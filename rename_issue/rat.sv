==> flow/design.v <==
module rat #(
    parameter ARCH_REGS = 32,
    parameter PHYS_REGS = 64,
    parameter PR_BITS   = 6
)(
    input  logic               clk,
    input  logic               rst,
    input  logic [4:0]         rs1_arch,
    input  logic [4:0]         rs2_arch,
    output logic [PR_BITS-1:0] rs1_phys,
    output logic [PR_BITS-1:0] rs2_phys,
    output logic [PR_BITS-1:0] old_phys,
    input  logic               rename_en,
    input  logic [4:0]         rd_arch,
    input  logic [PR_BITS-1:0] rd_phys
);
    logic [PR_BITS-1:0] rat_table [ARCH_REGS-1:0];
    integer i;
always_ff @(posedge clk or posedge rst) begin
    if (rst) begin
        rat_table[0] <= 6'd0;
        for (int i = 1; i < 32; i++)
            rat_table[i] <= i;
    end else begin
        if (rename_en && rd_arch != 0)
            rat_table[rd_arch] <= rd_phys;
    end
end
    assign rs1_phys = rat_table[rs1_arch];
    assign rs2_phys = rat_table[rs2_arch];
    assign old_phys = (rename_en && rd_arch != 0)
                        ? rat_table[rd_arch]
                        : '0;
endmodule
== Step by step through the tools: rat ==
The steps from the RTL of rat to its reports follow in flow order.
Lines are those of the file above, counted from 1.
Operators carry their Yosys type and port widths (W data, S select, Z words).
A cell with - has no value.
Inputs
  top module: rat
  clock input: clk
  library: sky130hd
  corner: tt_025C_1v80

== After elaboration ==
Source: Yosys, flattened and elaborated. Widths are those after wreduce. Registers that Yosys merges into a memory's read port (data or address) are not register bits. Print and check cells do not count. Equal cells are merged and count once.
Word-level totals
  flip-flop bits (word level): 192
  latch bits: 0
  bits in writable memories: 0
  bits in read-only memories: 0
  clocked read ports x word width: 0
  memory cells: 0
  input bits: 24
  output and inout port bits: 18
Cells by class
  add/sub/neg operators: 0
  $mul: 0
  divide/modulo/power cells: 0
  $lt $le $gt $ge: 0
  equality and inequality tests: 93
  shift operators: 0
  multiplexer cells: 4
  bitwise logic cells: 0
  reductions and logical operators: 37
Operator list (count)
  $pmux W6 S32: 3
  $eq A5 B5 Y1 const B: 48
  $eq A5 B4 Y1 const B: 24
  $reduce_and A2 Y1: 32
  $eq A5 B3 Y1 const B: 12
  $eq A5 B2 Y1 const B: 6
  $eq A5 B1 Y1 const B: 3
  $logic_not A5 Y1: 3
  $mux W6: 1
  $reduce_bool A5 Y1: 1
  $logic_and A1 B1 Y1: 1

== Logic depth ==
Longest topological path by Yosys (ltp), each cell counted once; first at word level (registers and memories cut), then after technology mapping (sequential cells cut; the memories' decode and read muxes count).
Depth
  word-level depth: 3
  ABC_AREA: 0
  gate-level depth with buffers: 10
  gate-level depth less buffers: 6

== After synthesis ==
The flow's flattened synthesis, as Yosys stat reports it; memories are mapped. The netlist is that of the ABC_AREA named above (0 if unset); the other value can give another one.
Mapped netlist
  cell count: 1309
  chip area (Yosys): 12847.3 um^2
  mapped flip-flops: 192
Cells by type (count)
  sky130_fd_sc_hd__dfrtp_1: 112
  sky130_fd_sc_hd__dfstp_2: 80
  sky130_fd_sc_hd__mux2_2: 141
  sky130_fd_sc_hd__mux2_1: 76
  sky130_fd_sc_hd__a22oi_1: 90
  sky130_fd_sc_hd__mux2i_1: 41
  sky130_fd_sc_hd__nor2_1: 91
  sky130_fd_sc_hd__nand2_1: 86
  sky130_fd_sc_hd__buf_2: 50
  sky130_fd_sc_hd__nand3_1: 49
  sky130_fd_sc_hd__nand4_1: 34
  sky130_fd_sc_hd__a32oi_1: 23
  sky130_fd_sc_hd__clkbuf_1: 53
  sky130_fd_sc_hd__a21oi_1: 39
  sky130_fd_sc_hd__nor3_1: 38
  sky130_fd_sc_hd__nor2b_1: 26
  sky130_fd_sc_hd__a31oi_1: 24
  sky130_fd_sc_hd__a22o_1: 17
Not listed: further types 55, cells in them 239.

== Worst setup path after synthesis ==
OpenSTA on the mapped netlist: ideal clock, no wires. The path of least setup slack (recovery checks aside). Input and output delay are each 20% of the period. Register names are those of the netlist, which keeps one name where synthesis merged equal registers.
Timing after synthesis
  kind: input -> output
  start point: in rs2_arch[0]
  end point: out rs2_phys[4]
  period: 3.63 ns
  input delay: 0.726 ns
  output delay: 0.726 ns
  launch time at the first pin: 0.726 ns
  arrival time: 2.230 ns
  required time: 2.904 ns
  slack: 0.674 ns
  delay of the path: 1.504 ns
  stages on the path: 7
  synthesis period reached: 2.956 ns
"delay of the path" = arrival - input delay + setup time.
At an output port there is no setup time.
"stages on the path" counts driving pins, that of a launching flip-flop among them; a cell with two outputs on the path counts twice.
"synthesis period reached" is the clock period less the worst setup slack; recovery checks do not enter. This is arithmetic on one report: input and output delays are still those of the set period (20% each).
The rows between start and end are the longest chain of elaborated cells between them; the timing report does not say that the signal goes this way. Where chains are equally long, one stands for them.
Each line given opens the expression or statement behind the cell; cells for indexed reads and writes are added by Yosys, which also makes memories of some case tables.
Between the ends, after synthesis
  cells stage by stage: sky130_fd_sc_hd__buf_2 sky130_fd_sc_hd__buf_2 sky130_fd_sc_hd__mux4_2 sky130_fd_sc_hd__a221oi_1 sky130_fd_sc_hd__nand4_1 sky130_fd_sc_hd__nor3_1 sky130_fd_sc_hd__nor2_1
  length of the longest elaborated chain: 2
  elaborated cells between the ends (all ways): 33
  RTL lines with such cells: 1
  those cells by class: eq/ne (31); mux (1); reduce/logical (1)
RTL lines, path after synthesis
  from (decl): RTL line 9  | input  logic [4:0]         rs2_arch,
  $eq A5 B5 Y1: RTL line 30  | assign rs2_phys = rat_table[rs2_arch];
  $pmux W6 S32: RTL line 30
  to (decl): RTL line 11  | output logic [PR_BITS-1:0] rs2_phys,

== Path in the finished layout ==
Path of least setup slack in the final report of run 1 (OpenROAD, finished layout, wires in). Where an end is a register, its clock arrival counts in the times.
Timing after layout
  kind: register -> output
  start point: reg rat_table[19][2]
  end point: out rs2_phys[2]
  period: 2.7 ns
  output delay: 0.54 ns
  launch time at the first pin: 0.47 ns
  arrival time: 2.47 ns
  required time: 2.16 ns
  slack: -0.31 ns
  stages on the path: 7
The rows between start and end are the longest chain of elaborated cells between them; the timing report does not say that the signal goes this way. Where chains are equally long, one stands for them.
Between the ends, after layout
  cells stage by stage: sky130_fd_sc_hd__dfrtp_2 sky130_fd_sc_hd__mux4_2 sky130_fd_sc_hd__and4_4 sky130_fd_sc_hd__a2111oi_4 sky130_fd_sc_hd__nand4_1 sky130_fd_sc_hd__o32a_1 sky130_fd_sc_hd__buf_2
  length of the longest elaborated chain: 1
  elaborated cells between the ends (all ways): 1
  RTL lines with such cells: 1
  those cells by class: mux (1)
RTL lines, path after layout
  from (decl): RTL line 17  | logic [PR_BITS-1:0] rat_table [ARCH_REGS-1:0];
  from (assign): RTL line 23  | rat_table[i] <= i;
  from (assign): RTL line 26  | rat_table[rd_arch] <= rd_phys;
  $pmux W6 S32: RTL line 30  | assign rs2_phys = rat_table[rs2_arch];
  to (decl): RTL line 11  | output logic [PR_BITS-1:0] rs2_phys,

## Implementation results

Settings and measured results of 2 stored flow runs for module rat (sky130hd), not sorted in any way. The constraints put input and output delay at 20% of the set period each and load the outputs with 0.01 pF.
"achieved clock period (ns)" means the clock period less the worst setup slack. The figure is calculated, with input and output delays left at 20% of the set period.
"worst setup path time (ns)": the worst setup path's part of the clock period (all of it between registers, 20% less for each end at a port) less its slack. A launch clock that arrives late makes it longer, a capture clock that arrives late makes it shorter.
"finish__power__total" is the tool's figure for a default switching activity; nothing was simulated.

Flow files of run 1
==> flow/run.sh <==
#!/bin/bash
# the make line also repeats the synthesis and layout settings of config.mk as NAME=value (left out here)
make -C /OpenROAD-flow-scripts/flow DESIGN_CONFIG=/design/flow/config.mk WORK_HOME=/design/flow/orfs CLKGATE_MAP_FILE= finish
==> flow/config.mk <==
export PLATFORM = sky130hd
export DESIGN_NAME = rat
export DESIGN_NICKNAME = rat
export VERILOG_FILES = /design/flow/design.v
export SDC_FILE = /design/flow/constraint.sdc
export NUM_CORES = 4
export LEC_CHECK = 0
export CAP_MARGIN = 15
export CORE_MARGIN = 2
export CORE_UTILIZATION = 38
export CTS_CLUSTER_DIAMETER = 23
export GPL_TIMING_DRIVEN = 1
export PLACE_DENSITY_LB_ADDON = 0.19
export SETUP_SLACK_MARGIN = 0.17
export SLEW_MARGIN = 0
==> flow/constraint.sdc <==
create_clock -name core_clock -period 2.7 [get_ports {clk}]
set_input_delay 0.5400 -clock core_clock [delete_from_list [all_inputs] [get_ports {clk}]]
set_output_delay 0.5400 -clock core_clock [all_outputs]
set_load 0.01 [all_outputs]

report of run 1
yosys chip area after synthesis (um^2): 12847.3
finish__design__die__area: 35295.1
finish__design__instance__area__stdcell: 19606.3
finish__design__instance__utilization: 0.5862
finish__timing__setup__ws: -0.308
finish__timing__setup__tns: -2.193
finish__timing__hold__ws: 0.422
finish__power__total: 1.174e-02
achieved clock period (ns): 3.008
worst setup path time (ns): 2.47
worst setup path kind: register -> output

Flow files of run 2
==> flow/run.sh <==
#!/bin/bash
# the make line also repeats the synthesis and layout settings of config.mk as NAME=value (left out here)
make -C /OpenROAD-flow-scripts/flow DESIGN_CONFIG=/design/flow/config.mk WORK_HOME=/design/flow/orfs CLKGATE_MAP_FILE= finish
==> flow/config.mk <==
export PLATFORM = sky130hd
export DESIGN_NAME = rat
export DESIGN_NICKNAME = rat
export VERILOG_FILES = /design/flow/design.v
export SDC_FILE = /design/flow/constraint.sdc
export NUM_CORES = 4
export LEC_CHECK = 0
export ABC_AREA = 1
export CAP_MARGIN = 30
export CELL_PAD_IN_SITES_GLOBAL_PLACEMENT = 2
export CORE_ASPECT_RATIO = 0.99
export CORE_MARGIN = 2
export CORE_UTILIZATION = 50
export SETUP_SLACK_MARGIN = 0.3
export SLEW_MARGIN = 0
export TNS_END_PERCENT = 15
==> flow/constraint.sdc <==
create_clock -name core_clock -period 4.15 [get_ports {clk}]
set_input_delay 0.8300 -clock core_clock [delete_from_list [all_inputs] [get_ports {clk}]]
set_output_delay 0.8300 -clock core_clock [all_outputs]
set_load 0.01 [all_outputs]

report of run 2: did not finish, place, GPL-0301
